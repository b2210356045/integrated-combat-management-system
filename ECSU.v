==> flow/design.v <==
`timescale 1us / 1ps
module ECSU(
    input CLK,
    input RST,
    input thunderstorm,
    input [5:0] wind,
    input [1:0] visibility,
    input signed [7:0] temperature,
    output reg severe_weather,
    output reg emergency_landing_alert,
    output reg [1:0] ECSU_state
);
parameter ALL_CLEAR = 2'b00;
parameter CAUTION = 2'b01;
parameter HIGH_ALERT = 2'b10;
parameter EMERGENCY = 2'b11;
reg [1:0] currentState, nextState;
initial
begin
    currentState <= ALL_CLEAR;
    severe_weather <= 0;
    emergency_landing_alert <= 0;
end
always @(posedge CLK)
begin 
    if (RST) begin
        currentState <= ALL_CLEAR;
        severe_weather <= 0;
        emergency_landing_alert <= 0;
    end
    else begin
        currentState <= nextState;
    end
end
always @*
begin
    nextState = currentState;
    case (currentState)
        ALL_CLEAR: begin
            if ((wind>10 && wind<=15) || visibility==2'b01) begin
                nextState = CAUTION;
            end
            if ((thunderstorm==1'b1) || (wind>15) || (temperature>35) || (temperature<-35) || (visibility==2'b11)) begin
                severe_weather = 1;
                nextState = HIGH_ALERT;
            end
        end
        CAUTION: begin
            if (wind<=10 && visibility==2'b00) begin
                nextState = ALL_CLEAR;
            end
            if ((thunderstorm==1'b1) || (wind>15) || (temperature<-35) || (temperature>35) || (visibility==2'b11)) begin
                severe_weather = 1;
                nextState = HIGH_ALERT;
            end
        end
        HIGH_ALERT: begin
            if (thunderstorm==1'b0 && wind<=10 && (temperature>=-35 && temperature<=35) && visibility==2'b01) begin
                severe_weather = 0;
                nextState = CAUTION;
            end
            if ((temperature<-40) || (temperature>40) || wind>20) begin
                emergency_landing_alert = 1;
                nextState = EMERGENCY;
            end
        end
    endcase
    ECSU_state = currentState;
end
endmodule
# Reports on ECSU

The steps from the RTL of ECSU to its reports follow in flow order.
Line numbers count from 1 in the design file above.
Operators: Yosys type, input widths -> output width; for muxes data width and select width s.
Not given: --

Design top: ECSU
Clock: CLK
Cell library: sky130hd
Corner: tt_025C_1v80

# Word level

Source: Yosys, flattened and elaborated, memories not mapped. Widths are those after wreduce. Registers that Yosys merges into a memory's read port (data or address) are not register bits. Print and check cells do not count. Equal cells are merged and count once.

Flip-flop bits (word level): 2
Output and inout bits: 4
Input port bits: 19
Word-level cells: 47

Magnitude comparators: 11
Multiplexer cells: 7
Reduce/logical cells: 20
Bitwise logic cells: 1
Equal/unequal tests: 7

Operators by type and width:

| cell               | count |
| $gt 8x7->1 const B | 2 |
| $lt 8x7->1 const B | 2 |
| $gt 6x4->1 const B | 2 |
| $le 6x4->1 const B | 2 |
| $mux 2             | 6 |
| $logic_or 1x1->1   | 10 |
| $ne 3x3->1 const B | 3 |
| $ge 8x7->1 const B | 1 |
| $le 8x7->1 const B | 1 |
| $logic_and 1x1->1  | 6 |
| $gt 6x5->1 const B | 1 |
| $pmux 2 s3         | 1 |
| $eq 2x1->1 const B | 2 |
| $eq 2x2->1 const B | 2 |
| $logic_not 2->1    | 2 |
| $reduce_and 4->1   | 1 |
| $reduce_bool 3->1  | 1 |
| $not 1->1          | 1 |

# Logic depth

Yosys ltp: most cells in a row. Word level: on the elaborated netlist, between registers, memories and ports. Mapped: between sequential cells and ports; inverters and the memories' decode and read muxes count.

Depth after elaboration: 7
ABC_AREA: 0
Depth in mapped cells: 7
Depth with buffers taken out: 7

# Netlist

Yosys stat after the flow's synthesis: flattened, memories mapped to cells. It holds for the ABC_AREA given above (unset counts as 0); a run with the other value may have another netlist.

Cells in the netlist: 55
Flip-flop cells: 2
Sequential part of the area: 40.0 µm²
Cell area after synthesis: 409.1 µm²

Cell types:

| cell                       | count | total area (µm²) |
| sky130_fd_sc_hd__ha_1      | 4     | 50.048 |
| sky130_fd_sc_hd__dfxtp_1   | 2     | 40.038 |
| sky130_fd_sc_hd__a211oi_1  | 3     | 22.522 |
| sky130_fd_sc_hd__buf_4     | 3     | 22.522 |
| sky130_fd_sc_hd__nor3_1    | 4     | 20.019 |
| sky130_fd_sc_hd__nor2_1    | 5     | 18.768 |
| sky130_fd_sc_hd__nor3b_1   | 2     | 15.014 |
| sky130_fd_sc_hd__nor4_1    | 2     | 12.512 |
| sky130_fd_sc_hd__nor4_2    | 1     | 12.512 |
| sky130_fd_sc_hd__inv_1     | 3     | 11.261 |
| sky130_fd_sc_hd__nand4bb_1 | 1     | 11.261 |
| sky130_fd_sc_hd__a21oi_1   | 2     | 10.01 |
| sky130_fd_sc_hd__a32o_1    | 1     | 10.01 |
| sky130_fd_sc_hd__o211a_1   | 1     | 10.01 |
| sky130_fd_sc_hd__o21ba_2   | 1     | 10.01 |
| sky130_fd_sc_hd__a2111oi_0 | 1     | 8.758 |
| sky130_fd_sc_hd__a311oi_1  | 1     | 8.758 |
| sky130_fd_sc_hd__and3b_1   | 1     | 8.758 |

Not listed: further types 16, cells in them 17.

# Path before layout

Source: OpenSTA report_checks on the synthesized netlist (no wires, ideal clock, input and output delay 20% of the period each), path of least setup slack; recovery checks are left aside. Register names are those of the netlist, which keeps one name where synthesis merged equal registers.

Path type: input -> register
Start: in temperature[6]
End: reg currentState[1]
Launch time at the first pin: 524 ps
Period: 2620 ps
Stages: 7
Required time: 2493 ps
Setup time: 127 ps
Arrival time: 1700 ps
Path slack: 793 ps
Path delay: 1303 ps
Period reached after synthesis: 1827 ps

"path delay" = arrival - input delay + setup time.
"stages" counts driving pins, that of a launching flip-flop among them; a cell with two outputs on the path counts twice.
"period reached after synthesis" is the clock period less the worst setup slack; recovery checks do not enter. This is arithmetic on one report: input and output delays are still those of the set period (20% each).
Between the ends stands the longest chain of elaborated cells between them, by number of cells; it is not shown to be the way that was timed. Of several equally long chains one is given.
Each line given opens the expression or statement behind the cell; cells for indexed reads and writes are added by Yosys, which also makes memories of some case tables.

Cells stage by stage: sky130_fd_sc_hd__buf_4 > sky130_fd_sc_hd__nand4_1 > sky130_fd_sc_hd__o211a_1 > sky130_fd_sc_hd__nand4bb_1 > sky130_fd_sc_hd__a32o_1 > sky130_fd_sc_hd__a311oi_1 > sky130_fd_sc_hd__a211oi_1
Length of the longest elaborated chain: 7
Elaborated cells between the ends (all ways): 26
Classes of those cells: 6 x compare; 3 x eq/ne; 5 x mux; 12 x reduce/logical

Ends and longest elaborated chain, after synthesis:

| what                           | RTL line | RTL |
| start, declared                | 8        | `input signed [7:0] temperature,` |
| $ge 8x7->1                     | 58       | `if (thunderstorm==1'b0 && wind<=10 && (temperature>=-35 && temperature<=35) && visibility==2'b01) begin` |
| $logic_and 1x1->1 (3 in a row) | 58       |  |
| $mux 2                         | 58       |  |
| $mux 2                         | 62       | `if ((temperature<-40) \|\| (temperature>40) \|\| wind>20) begin` |
| $pmux 2 s3                     | 38       | `case (currentState)` |
| end, assigned                  | 27       | `currentState <= ALL_CLEAR;` |
| end, assigned                  | 32       | `currentState <= nextState;` |
| end, declared                  | 17       | `reg [1:0] currentState, nextState;` |

Appendix: runs

Stored flow runs of ECSU (2 of them; Yosys, OpenROAD, sky130hd). They differ in their settings and are not a sequence. Constraints: input delay and output delay 20% of the set period each, output load 0.01 pF.
Settings: - = not set for that run.

| name                               | job 1 | job 2 |
| period_ns                          | 2.92  | 1.41  |
| CORE_UTILIZATION                   | 52    | 60    |
| PLACE_DENSITY_LB_ADDON             | 0.28  | 0.21  |
| CORE_MARGIN                        | 9     | 9     |
| CELL_PAD_IN_SITES_DETAIL_PLACEMENT | 0     | -     |
| GPL_TIMING_DRIVEN                  | 1     | -     |
| MAX_ROUTING_LAYER                  | met4  | met5  |
| CAP_MARGIN                         | 20    | 15    |
| SLEW_MARGIN                        | 20    | 20    |
| HOLD_SLACK_MARGIN                  | -     | 0.02  |
| CELL_PAD_IN_SITES_GLOBAL_PLACEMENT | -     | 3     |
| TNS_END_PERCENT                    | -     | 65    |
| CTS_CLUSTER_SIZE                   | -     | 32    |
| MIN_ROUTING_LAYER                  | -     | met1  |

Job 1: did not finish, floorplanning stopped with PDN-0185
Job 2: did not finish, floorplanning stopped with PDN-0185
